==> flow/design.v <==
module problem4(
	input             i_rst,
	input             i_clk,
	output reg [15:0] o_p
);
	reg  [15:0] r_p0 = 16'h0001;
	reg  [15:0] r_p1 = 16'h0000;
	wire [15:0] w_p0;
	assign w_p0 = o_p + r_p0;
	always @(posedge i_clk) begin
		o_p <= i_rst ? r_p1 : w_p0;
	end
endmodule
### Tool chain data of problem4

What the tools print for problem4, step after step.
Line numbers count from 1 in the design file above.
Operators carry their Yosys type and port widths (W data, S select, Z words).
Library cell names are shortened.
The mark - stands for no value.

| inputs | value |
|---|---|
| top | problem4 |
| clock port | i_clk |
| cell library | sky130hd |
| corner | tt_025C_1v80 |

### Word level

Counts by Yosys on the flattened word-level netlist (proc, flatten, opt, wreduce; memories kept). Register bits leave out memories and registers merged into their read ports (data or address); mux counts leave out enables and synchronous resets folded into registers. Print and check cells are left out. Cells with the same type and inputs are merged into one.

| word-level totals | value |
|---|---|
| output and inout port bits | 16 |
| input port bits | 2 |
| register bits after elaboration | 16 |

| cells by class | value |
|---|---|
| $add $sub $neg | 1 |

Operators by type and width:

| kind | number |
|---|---|
| $add A16 B1 Y16 const B | 1 |

### Depth

Longest topological path by Yosys (ltp), each cell counted once; first at word level (registers and memories cut), then after technology mapping (sequential cells cut; the memories' decode and read muxes count).

| logic depth | value |
|---|---|
| depth after elaboration | 1 |
| ABC_AREA | 0 |
| mapped depth | 4 |
| gate-level depth less buffers | 4 |

### Synthesis result

Yosys stat after the flow's synthesis: flattened, memories mapped to cells. It holds for the ABC_AREA given above (unset counts as 0); a run with the other value may have another netlist.

| mapped netlist | value |
|---|---|
| flip-flops | 16 |
| standard cells after synthesis | 81 |
| sequential area | 320.3 um^2 |
| mapped area | 764.5 um^2 |

Cell types:

| cell type | number | total area (um^2) |
|---|---|---|
| dfxtp_1 | 16 | 320.307 |
| nor4_4 | 2 | 42.541 |
| a21oi_1 | 7 | 35.034 |
| mux2_1 | 3 | 33.782 |
| nor2b_1 | 5 | 31.28 |
| nand3_1 | 6 | 30.029 |
| nor2_1 | 8 | 30.029 |
| o31ai_1 | 4 | 30.029 |
| or4_1 | 4 | 30.029 |
| nand4_4 | 1 | 21.27 |
| or3_1 | 3 | 18.768 |
| xor2_1 | 2 | 17.517 |
| nand2_1 | 4 | 15.014 |
| o21ai_0 | 3 | 15.014 |
| ha_1 | 1 | 12.512 |
| nand4_2 | 1 | 12.512 |
| nor4_1 | 2 | 12.512 |
| buf_6 | 1 | 11.261 |

Other cell types: 5; their cells: 8.

### Worst setup path after synthesis

Path of least setup slack by OpenSTA after synthesis, without wires, with an ideal clock, recovery checks aside; 20% of the period is set as input and as output delay. Where synthesis merged equal registers, the netlist keeps one of their names.

| timing post-synthesis | value |
|---|---|
| kind | reg-to-reg |
| start point | register o_p[0] |
| end point | register o_p[14] |
| library setup time | 0.123 ns |
| setup slack | 0.680 ns |
| launch time at the first pin | 0.000 ns |
| delay of the path | 1.569 ns |
| stages | 5 |
| buffers on the path | 0 |
| clock period | 2.25 ns |
| data arrival time | 1.446 ns |
| period reached after synthesis | 1.57 ns |

"delay of the path" is the arrival time less input delay plus setup time.
"stages" counts driving pins, that of a launching flip-flop among them; a cell with two outputs on the path counts twice.
"period reached after synthesis" is the clock period less the worst setup slack; recovery checks do not enter. This is arithmetic on one report: input and output delays are still those of the set period (20% each).
The rows between start and end are the longest chain of elaborated cells between them; the timing report does not say that the signal goes this way. Where chains are equally long, one stands for them.
Each line given opens the expression or statement behind the cell; cells for indexed reads and writes are added by Yosys, which also makes memories of some case tables.

| between the ends, post-synthesis | value |
|---|---|
| cells stage by stage | dfxtp_1 ha_1 nand2_1 nor4_4 mux2_1 |
| length of the longest elaborated chain | 1 |
| elaborated cells on any way between the ends | 1 |
| source lines of those cells | 1 |
| classes of those cells | add/sub: 1 |

RTL lines, path post-synthesis:

| what | RTL line | RTL |
|---|---|---|
| start, declared | 4 | `output reg [15:0] o_p` |
| start, assigned | 11 | `o_p <= i_rst ? r_p1 : w_p0;` |
| $add A16 B1 Y16 | 9 | `assign w_p0 = o_p + r_p0;` |
| end, assigned | 11 |  |
| end, declared | 4 |  |

### Worst path after layout

From the final timing report of flow run 1: the path of least setup slack in the routed layout; clock arrival at registers is part of the times.

| timing after layout | value |
|---|---|
| kind | reg-to-output |
| start point | register o_p[2] |
| end point | output port o_p[2] |
| setup slack | 0.23 ns |
| launch time at the first pin | 0.27 ns |
| buffers on the path | 2 |
| stages | 3 |
| data arrival time | 1.33 ns |
| clock period | 1.96 ns |

| between the ends, after layout | value |
|---|---|
| cells stage by stage | dfxtp_1 buf_4 clkdlybuf4s50_1 |
| length of the longest elaborated chain | 0 |
| elaborated cells on any way between the ends | 0 |
| source lines of those cells | 0 |

RTL lines, path after layout:

| what | RTL line | RTL |
|---|---|---|
| start, declared | 4 | `output reg [15:0] o_p` |
| start, assigned | 11 | `o_p <= i_rst ? r_p1 : w_p0;` |
| end, declared | 4 |  |

Wiki page: problem4 / flow data

Settings and measured results of 2 stored flow runs for module problem4 (sky130hd), not sorted in any way. The constraints put input and output delay at 20% of the set period each and load the outputs with 0.01 pF.
"clock period achieved" is the run's clock period less its worst setup slack. It is reckoned from that one timing run; input and output delays stay at 20% of the period that was set.
By "time of the worst setup path" is meant the share of the clock period that the worst setup path is allowed (20% is reserved at inputs, 20% at outputs), minus its slack. Clock arrival times at its registers enter into it.
"total power after layout" is the tool's figure for a default switching activity; nothing was simulated.

#### Flow run 1

| setting | value |
|---|---|
| period_ns | `1.96` |
| SETUP_SLACK_MARGIN | `0.07` |
| CAP_MARGIN | `20` |
| CORE_MARGIN | `2` |
| CORE_UTILIZATION | `40` |
| SLEW_MARGIN | `20` |

| result | value |
|---|---|
| worst setup slack after layout | 0.235 ns |
| clock period achieved | 1.725 ns |
| utilization after layout | 0.562 |
| standard-cell area after routing | 992.2 um^2 |
| area inside the die boundary | 2,276.7 um^2 |
| post-synthesis cell area | 764.5 um^2 |
| total negative slack on setup checks | 0.000 ns |
| time of the worst setup path | 1.33 ns |
| worst setup path type | reg-to-output |
| worst hold slack | 0.502 ns |
| total power after layout | 541.3 uW |

#### Flow run 2

| setting | value |
|---|---|
| period_ns | `3.03` |
| CORE_UTILIZATION | `63` |
| SETUP_SLACK_MARGIN | `0.24` |
| PLACE_DENSITY_LB_ADDON | `0.09` |
| CORE_MARGIN | `9` |
| CELL_PAD_IN_SITES_DETAIL_PLACEMENT | `0` |
| GPL_TIMING_DRIVEN | `0` |
| CTS_CLUSTER_DIAMETER | `177` |
| CAP_MARGIN | `35` |
| SLEW_MARGIN | `20` |

| result | value |
|---|---|
| worst setup slack after layout | 1.043 ns |
| clock period achieved | 1.987 ns |
| utilization after layout | 0.878 |
| standard-cell area after routing | 988.4 um^2 |
| area inside the die boundary | 2,791.5 um^2 |
| post-synthesis cell area | 764.5 um^2 |
| total negative slack on setup checks | 0.000 ns |
| time of the worst setup path | 1.38 ns |
| worst setup path type | reg-to-output |
| worst hold slack | 0.521 ns |
| total power after layout | 383.2 uW |
