==> flow/design.v <==
module problem5(
	input      [15:0] i_data_0,
	input      [15:0] i_data_1,
	input      [15:0] i_data_2,
	input      [15:0] i_data_3,
	input      [ 1:0] i_ctrl,
	input             i_clk,
	output reg [15:0] o_data
);
	reg [15:0] w_p0;
	always @(*) begin
		case (i_ctrl)
			2'b00  : w_p0 <= i_data_0;
			2'b01  : w_p0 <= i_data_1;
			2'b10  : w_p0 <= i_data_2;
			2'b11  : w_p0 <= i_data_3;
			default: w_p0 <= w_p0;
		endcase
	end
	always @(posedge i_clk) begin
		o_data <= i_clk ? w_p0 : o_data;
	end
endmodule
Reports on problem5
The steps from the RTL of problem5 to its reports follow in flow order.
Lines are those of the file above, counted from 1.
Cell names lack the library's common part.
A cell with -- has no value.

design
  top module = problem5
  clock input = i_clk
  cell library = sky130hd
  timing corner = tt_025C_1v80

After elaboration
Yosys after proc, flatten, opt, wreduce and memory -nomap, before mapping. Memory bits, and registers merged into a memory's read port (data or address), are not among the register bits. Print and check cells are not counted. Equal cells are merged and count once.

bit counts
  register bits after elaboration = 16
  bits of input ports = 67
  output and inout port bits = 16
  elaborated cells = 6

cells by class
  equal/unequal tests = 3
  mux-type cells = 1
  reductions and logical operators = 1

operators with widths
  kind                                          count
  parallel mux 16 bit (select 4 bit)            1
  equality test 2 bit with constant B           2
  equality test 2 x 1 -> 1 bit with constant B  1
  logical NOT 2 bit                             1

Logic depth
Yosys ltp: most cells in a row. Word level: on the elaborated netlist, between registers, memories and ports. Mapped: between sequential cells and ports; inverters and the memories' decode and read muxes count.

depth
  depth after elaboration = 2
  ABC_AREA = 0
  gate-level depth with buffers = 3
  mapped depth without buffers = 1

Netlist
The flow's flattened synthesis, as Yosys stat reports it; memories are mapped. The netlist is that of the ABC_AREA named above (0 if unset); the other value can give another one.

mapped netlist
  cells in the netlist = 36
  synthesis area = 904.6 µm²
  sequential part of the area = 480.5 µm²
  mapped flip-flops = 16
  buffer cells = 4

cell types
  cell      count  area in all (µm²)
  edfxtp_1  16     480.461
  mux4_2    10     225.216
  mux4_1    6      157.651
  buf_12    1      20.019
  buf_6     1      11.261
  buf_2     2      10.01

Hand-over note for problem5

Measured data: module problem5, platform sky130hd, 2 stored runs of the flow under differing settings, order arbitrary. Input and output delays are each 20% of the period that was set; the output load is 0.01 pF.
"finish__power__total" rests on the timing tool's default activity at the inputs, not on a simulated workload.

settings of record 1
{
  "period_ns": 1.31,
  "CAP_MARGIN": 20,
  "CORE_MARGIN": 2,
  "CORE_UTILIZATION": 40,
  "SLEW_MARGIN": 20
}
report of record 1
yosys chip area after synthesis (um^2): 904.6
finish__design__die__area: 2657.9
finish__design__instance__area__stdcell: 1836.8
finish__timing__setup__ws: 0.043
finish__timing__setup__tns: 0.000
finish__timing__hold__ws: 0.099
finish__power__total: 2.761e-03

settings of record 2
{
  "period_ns": 1.06,
  "CORE_UTILIZATION": 17,
  "PLACE_DENSITY_LB_ADDON": 0.2,
  "HOLD_SLACK_MARGIN": 0.23,
  "CORE_ASPECT_RATIO": 0.79,
  "CORE_MARGIN": 3,
  "CELL_PAD_IN_SITES_GLOBAL_PLACEMENT": 2,
  "TNS_END_PERCENT": 65,
  "GPL_TIMING_DRIVEN": 0,
  "GPL_ROUTABILITY_DRIVEN": 0,
  "CAP_MARGIN": 0,
  "SLEW_MARGIN": 25,
  "MIN_ROUTING_LAYER": "met2",
  "MAX_ROUTING_LAYER": "met4"
}
report of record 2
yosys chip area after synthesis (um^2): 904.6
finish__design__die__area: 6238.4
finish__design__instance__area__stdcell: 1905.6
finish__timing__setup__ws: -0.032
finish__timing__setup__tns: -0.195
finish__timing__hold__ws: 0.127
finish__power__total: 4.082e-03

End of note.
